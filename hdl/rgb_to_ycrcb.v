==> flow/design.v <==
module rgb_to_ycrcb(input clk,
	input [7:0] r,   
	input [7:0] g,   
	input [7:0] b,   
	output reg [7:0] y,   
	output reg [7:0] cr,   
	output reg [7:0] cb);   
	wire [7:0] const_y_r = 8'h4c;   
	wire [7:0] const_y_g = 8'h96;   
	wire [7:0] const_y_b = 8'h24;   
	wire signed [8:0] const_cr_scale = 9'h0b6;   
	wire signed [8:0] const_cb_scale = 8'h090;   
	reg [15:0] y_product_r, y_product_g, y_product_b;
	always @(posedge clk) begin
		y_product_r <= r * const_y_r;
		y_product_g <= g * const_y_g;
		y_product_b <= b * const_y_b;
	end
	wire signed [16:0] y_signed = y_product_r + y_product_g + y_product_b;
	reg signed [16:0] r_sub_y, b_sub_y;
	reg [8:0] y_buffer;
	always @(posedge clk) begin
		y_buffer <= y_signed[16:8];
		r_sub_y <= {1'b0, r, {8{1'b0}}} - y_signed;
		b_sub_y <= {1'b0, b, {8{1'b0}}} - y_signed;
	end
	wire signed [24:0] cr_product =  r_sub_y * const_cr_scale + (128 << 16);
	wire signed [24:0] cb_product =  b_sub_y * const_cb_scale + (128 << 16);
	always @(posedge clk) begin
		cr <= cr_product[23:16];
		cb <= cb_product[23:16];
		if(y_buffer > 255) begin
			y <= 255;
		end else begin
			y <= y_buffer[7:0];
		end
	end
endmodule
* Step by step through the tools: rgb_to_ycrcb
Tool output for the design above, in the order of the flow.
Lines are those of the file above, counted from 1.
Library cell names are shortened.
A cell with - has no value.
- Top :: rgb_to_ycrcb
- Clock :: clk
- Standard-cell library :: sky130hd
- Timing corner :: tt_025C_1v80

* Word level
Yosys after proc, flatten, opt, wreduce and memory -nomap, before mapping. Enables and synchronous resets that opt folds into registers are not counted as muxes. Memory bits, and registers merged into a memory's read port (data or address), are not among the register bits. Print and check cells are not counted. Equal cells are merged and count once.
- Flip-flop bits (word level) :: 110
- Bits of input ports :: 25
- Output and inout bits :: 24
- Word-level cells :: 21
- $add $sub $neg :: 6
- Multiply operators :: 5
- $lt $le $gt $ge :: 1
** Operators by type and width (count)
- multiplier 17 x 8 -> 23 bit with constant B :: 1
- multiplier 8 x 7 -> 15 bit with constant B :: 1
- multiplier 17 x 5 -> 20 bit with constant B :: 1
- multiplier 8 x 5 -> 13 bit with constant B :: 1
- adder 24 bit with constant B :: 2
- multiplier 8 x 4 -> 12 bit with constant B :: 1
- subtractor 16 x 17 -> 17 bit :: 2
- adder 16 x 16 -> 17 bit :: 1
- adder 17 x 16 -> 17 bit :: 1
- greater-than comparator 9 x 8 -> 1 bit with constant B :: 1

* Longest topological paths
Depth = most cells in a row (Yosys ltp): at word level without a register or memory, in the mapped netlist without a sequential cell, where the memories' decode and read muxes count.
- Depth after elaboration :: 3
- ABC_AREA :: 0
- Depth in mapped cells :: 19
- Gate-level depth less buffers :: 19

* Synthesis result
Source: synth_stat.txt of the flow (Yosys; design flattened, memories mapped). It holds for the ABC_AREA given above (unset counts as 0); a run with the other value may have another netlist.
** Cell types
- ha_1 :: count 173, area in all 2.16E+03 µm²
- dfxtp_1 :: count 98, area in all 1.96E+03 µm²
- fa_1 :: count 65, area in all 1.3E+03 µm²
- inv_1 :: count 162, area in all 608.083 µm²
- xnor2_1 :: count 49, area in all 429.162 µm²
- xor2_1 :: count 24, area in all 210.202 µm²
- a21oi_1 :: count 35, area in all 175.168 µm²
- nor2_1 :: count 45, area in all 168.912 µm²
- a21o_1 :: count 14, area in all 105.101 µm²
- nor3_1 :: count 19, area in all 95.091 µm²
- o21bai_1 :: count 12, area in all 90.086 µm²
- o21a_1 :: count 11, area in all 82.579 µm²
- o21ai_0 :: count 16, area in all 80.077 µm²
- or2_2 :: count 12, area in all 75.072 µm²
- nand2_1 :: count 16, area in all 60.058 µm²
- nand3_1 :: count 12, area in all 60.058 µm²
- and2_1 :: count 9, area in all 56.304 µm²
- a31oi_1 :: count 6, area in all 37.536 µm²
Other cell types: 45; their cells: 77.
- Mapped cells :: 855
- Synthesis area :: 8394.3 µm²
- Area of sequential cells :: 1961.9 µm²
- Flip-flop cells :: 98
- Buffer cells :: 8

* Timing after synthesis
Source: OpenSTA report_checks on the synthesized netlist (no wires, ideal clock, input and output delay 20% of the period each), path of least setup slack; recovery checks are left aside. Register names are those of the netlist, which keeps one name where synthesis merged equal registers.
- Kind :: register to register
- From :: register (name not given)
- To :: register b_sub_y[15]
- Period :: 4.05 ns
- Library setup time :: 0.120 ns
- Launch time at the first pin :: 0.000 ns
- Arrival :: 4.039 ns
- Data required time :: 3.930 ns
- Path slack :: -0.108 ns
- Delay of the path :: 4.159 ns
- Stages on the path :: 20
- Buffers on the path :: 0
- Synthesis period reached :: 4.158 ns
"delay of the path" is the arrival time less input delay plus setup time.
"stages on the path": output pins that drive a net of the path, with the launching flip-flop's if there is one; two outputs of one cell count as two.
"synthesis period reached" = period - worst setup slack (recovery checks aside). The figure is calculated, with input and output delays left at 20% of the set period.
Between the ends stands the longest chain of elaborated cells between them, by number of cells; it is not shown to be the way that was timed. Of several equally long chains one is given.
A line is the first line of the expression or statement that the cell stems from. Yosys adds cells for indexed reads and writes and turns some case tables into memories.
- Cell sequence :: dfxtp_1 > fa_1 > ha_1 > inv_1 > fa_1 > and2b_1 > o2111ai_2 > nand2_1 > nor2_1 > xnor2_1 > inv_1 > ha_1 > and2_1 > o21ai_0 > o311ai_2 > o31ai_1 > a31oi_1 > maj3_2 > maj3_2 > xor2_1
- Length of the longest elaborated chain :: 3
- Elaborated cells on any way between the ends :: 3
- RTL lines with such cells :: 2
- Those cells by class :: 3 x add/sub
** RTL lines, path after synthesis
- start, declared :: RTL line 13
- start, assigned :: RTL line 15
- adder 16 x 16 -> 17 bit :: RTL line 19
- adder 17 x 16 -> 17 bit :: RTL line 19
- subtractor 16 x 17 -> 17 bit :: RTL line 25 : b_sub_y <= {1'b0, b, {8{1'b0}}} - y_signed;
- end, assigned :: RTL line 25
- end, declared :: RTL line 20 : reg signed [16:0] r_sub_y, b_sub_y;
Nets of the timed path that keep an RTL name, with a line that drives or declares them; the list need not be complete.
** Nets with RTL names, path after synthesis (RTL line)
- y_signed[9] :: 19

* Worst path after layout
From the final timing report of run 1: the path of least setup slack in the routed layout; clock arrival at registers is part of the times.
- Kind :: register to register
- From :: register (name not given)
- To :: register cr[3]
- Period :: 4.86 ns
- Library setup time :: 0.11 ns
- Launch time at the first pin :: 0.36 ns
- Arrival :: 4.44 ns
- Data required time :: 5.10 ns
- Path slack :: 0.66 ns
- Stages on the path :: 16
- Buffers on the path :: 0
- Cell sequence :: dfxtp_2 > ha_2 > fa_1 > fa_1 > inv_1 > fa_1 > inv_1 > ha_1 > a21o_1 > a2111oi_4 > a21oi_2 > o211ai_1 > nand2_1 > a21o_1 > a211oi_1 > nor3_1
** RTL lines, path post-layout
- end, assigned :: RTL line 30
- end, declared :: RTL line 6 : output reg [7:0] cr,
No chain of elaborated cells between the ends is given.

--- measured runs ---
Measured results for rgb_to_ycrcb: 2 stored runs of the Yosys and OpenROAD flow on sky130hd. The settings differ; the order carries no meaning. The constraints put input and output delay at 20% of the set period each and load the outputs with 0.01 pF.
"reached clock period" = clock period - worst setup slack. The figure is calculated, with input and output delays left at 20% of the set period.
"time of the worst setup path" = time allowed to the worst setup path (clock period - input delay - output delay, where it has them) - its slack; a late launch clock adds to it, a late capture clock takes from it.

* Run 1
** Files
==> flow/run.sh <==
#!/bin/bash
# the make line also repeats the synthesis and layout settings of config.mk as NAME=value (left out here)
make -C /OpenROAD-flow-scripts/flow DESIGN_CONFIG=/design/flow/config.mk WORK_HOME=/design/flow/orfs CLKGATE_MAP_FILE= finish
==> flow/config.mk <==
export PLATFORM = sky130hd
export DESIGN_NAME = rgb_to_ycrcb
export DESIGN_NICKNAME = rgb_to_ycrcb
export VERILOG_FILES = /design/flow/design.v
export SDC_FILE = /design/flow/constraint.sdc
export NUM_CORES = 4
export LEC_CHECK = 0
export CAP_MARGIN = 20
export CORE_MARGIN = 9
export CORE_UTILIZATION = 17
export CTS_CLUSTER_DIAMETER = 157
export GPL_ROUTABILITY_DRIVEN = 1
export GPL_TIMING_DRIVEN = 0
export HOLD_SLACK_MARGIN = -0.07
export MAX_ROUTING_LAYER = met4
export PLACE_DENSITY_LB_ADDON = 0.18
export SETUP_SLACK_MARGIN = 0.5
export SLEW_MARGIN = 15
export TNS_END_PERCENT = 10
==> flow/constraint.sdc <==
create_clock -name core_clock -period 4.86 [get_ports {clk}]
set_input_delay 0.9720 -clock core_clock [delete_from_list [all_inputs] [get_ports {clk}]]
set_output_delay 0.9720 -clock core_clock [all_outputs]
set_load 0.01 [all_outputs]
** Results
- Lowest hold slack :: 0.409 ns
- Utilization after routing :: 0.211
- Standard-cell area after routing :: 10298.6 µm²
- Time of the worst setup path :: 4.20 ns
- Critical path kind :: register to register
- Sum of negative setup slack :: 0.000 ns
- Setup slack of the worst path :: 0.657 ns
- Netlist area reported by Yosys :: 8394.3 µm²
- Reached clock period :: 4.203 ns
- Full die area :: 57700.8 µm²

* Run 2
** Files
==> flow/run.sh <==
#!/bin/bash
# the make line also repeats the synthesis and layout settings of config.mk as NAME=value (left out here)
make -C /OpenROAD-flow-scripts/flow DESIGN_CONFIG=/design/flow/config.mk WORK_HOME=/design/flow/orfs CLKGATE_MAP_FILE= finish
==> flow/config.mk <==
export PLATFORM = sky130hd
export DESIGN_NAME = rgb_to_ycrcb
export DESIGN_NICKNAME = rgb_to_ycrcb
export VERILOG_FILES = /design/flow/design.v
export SDC_FILE = /design/flow/constraint.sdc
export NUM_CORES = 4
export LEC_CHECK = 0
export ABC_AREA = 1
export CAP_MARGIN = 40
export CORE_ASPECT_RATIO = 0.89
export CORE_MARGIN = 2
export CORE_UTILIZATION = 20
export CTS_CLUSTER_DIAMETER = 271
export CTS_CLUSTER_SIZE = 11
export GPL_ROUTABILITY_DRIVEN = 0
export GPL_TIMING_DRIVEN = 0
export PLACE_DENSITY_LB_ADDON = 0.12
export SETUP_SLACK_MARGIN = -0.31
export SLEW_MARGIN = 40
export TNS_END_PERCENT = 45
==> flow/constraint.sdc <==
create_clock -name core_clock -period 8.17 [get_ports {clk}]
set_input_delay 1.6340 -clock core_clock [delete_from_list [all_inputs] [get_ports {clk}]]
set_output_delay 1.6340 -clock core_clock [all_outputs]
set_load 0.01 [all_outputs]
** Results
- Lowest hold slack :: 0.384 ns
- Utilization after routing :: 0.237
- Standard-cell area after routing :: 10602.7 µm²
- Time of the worst setup path :: 3.22 ns
- Critical path kind :: input to register
- Sum of negative setup slack :: 0.000 ns
- Setup slack of the worst path :: 3.315 ns
- Netlist area reported by Yosys :: 9069.9 µm²
- Reached clock period :: 4.855 ns
- Full die area :: 47071.7 µm²
--- end ---
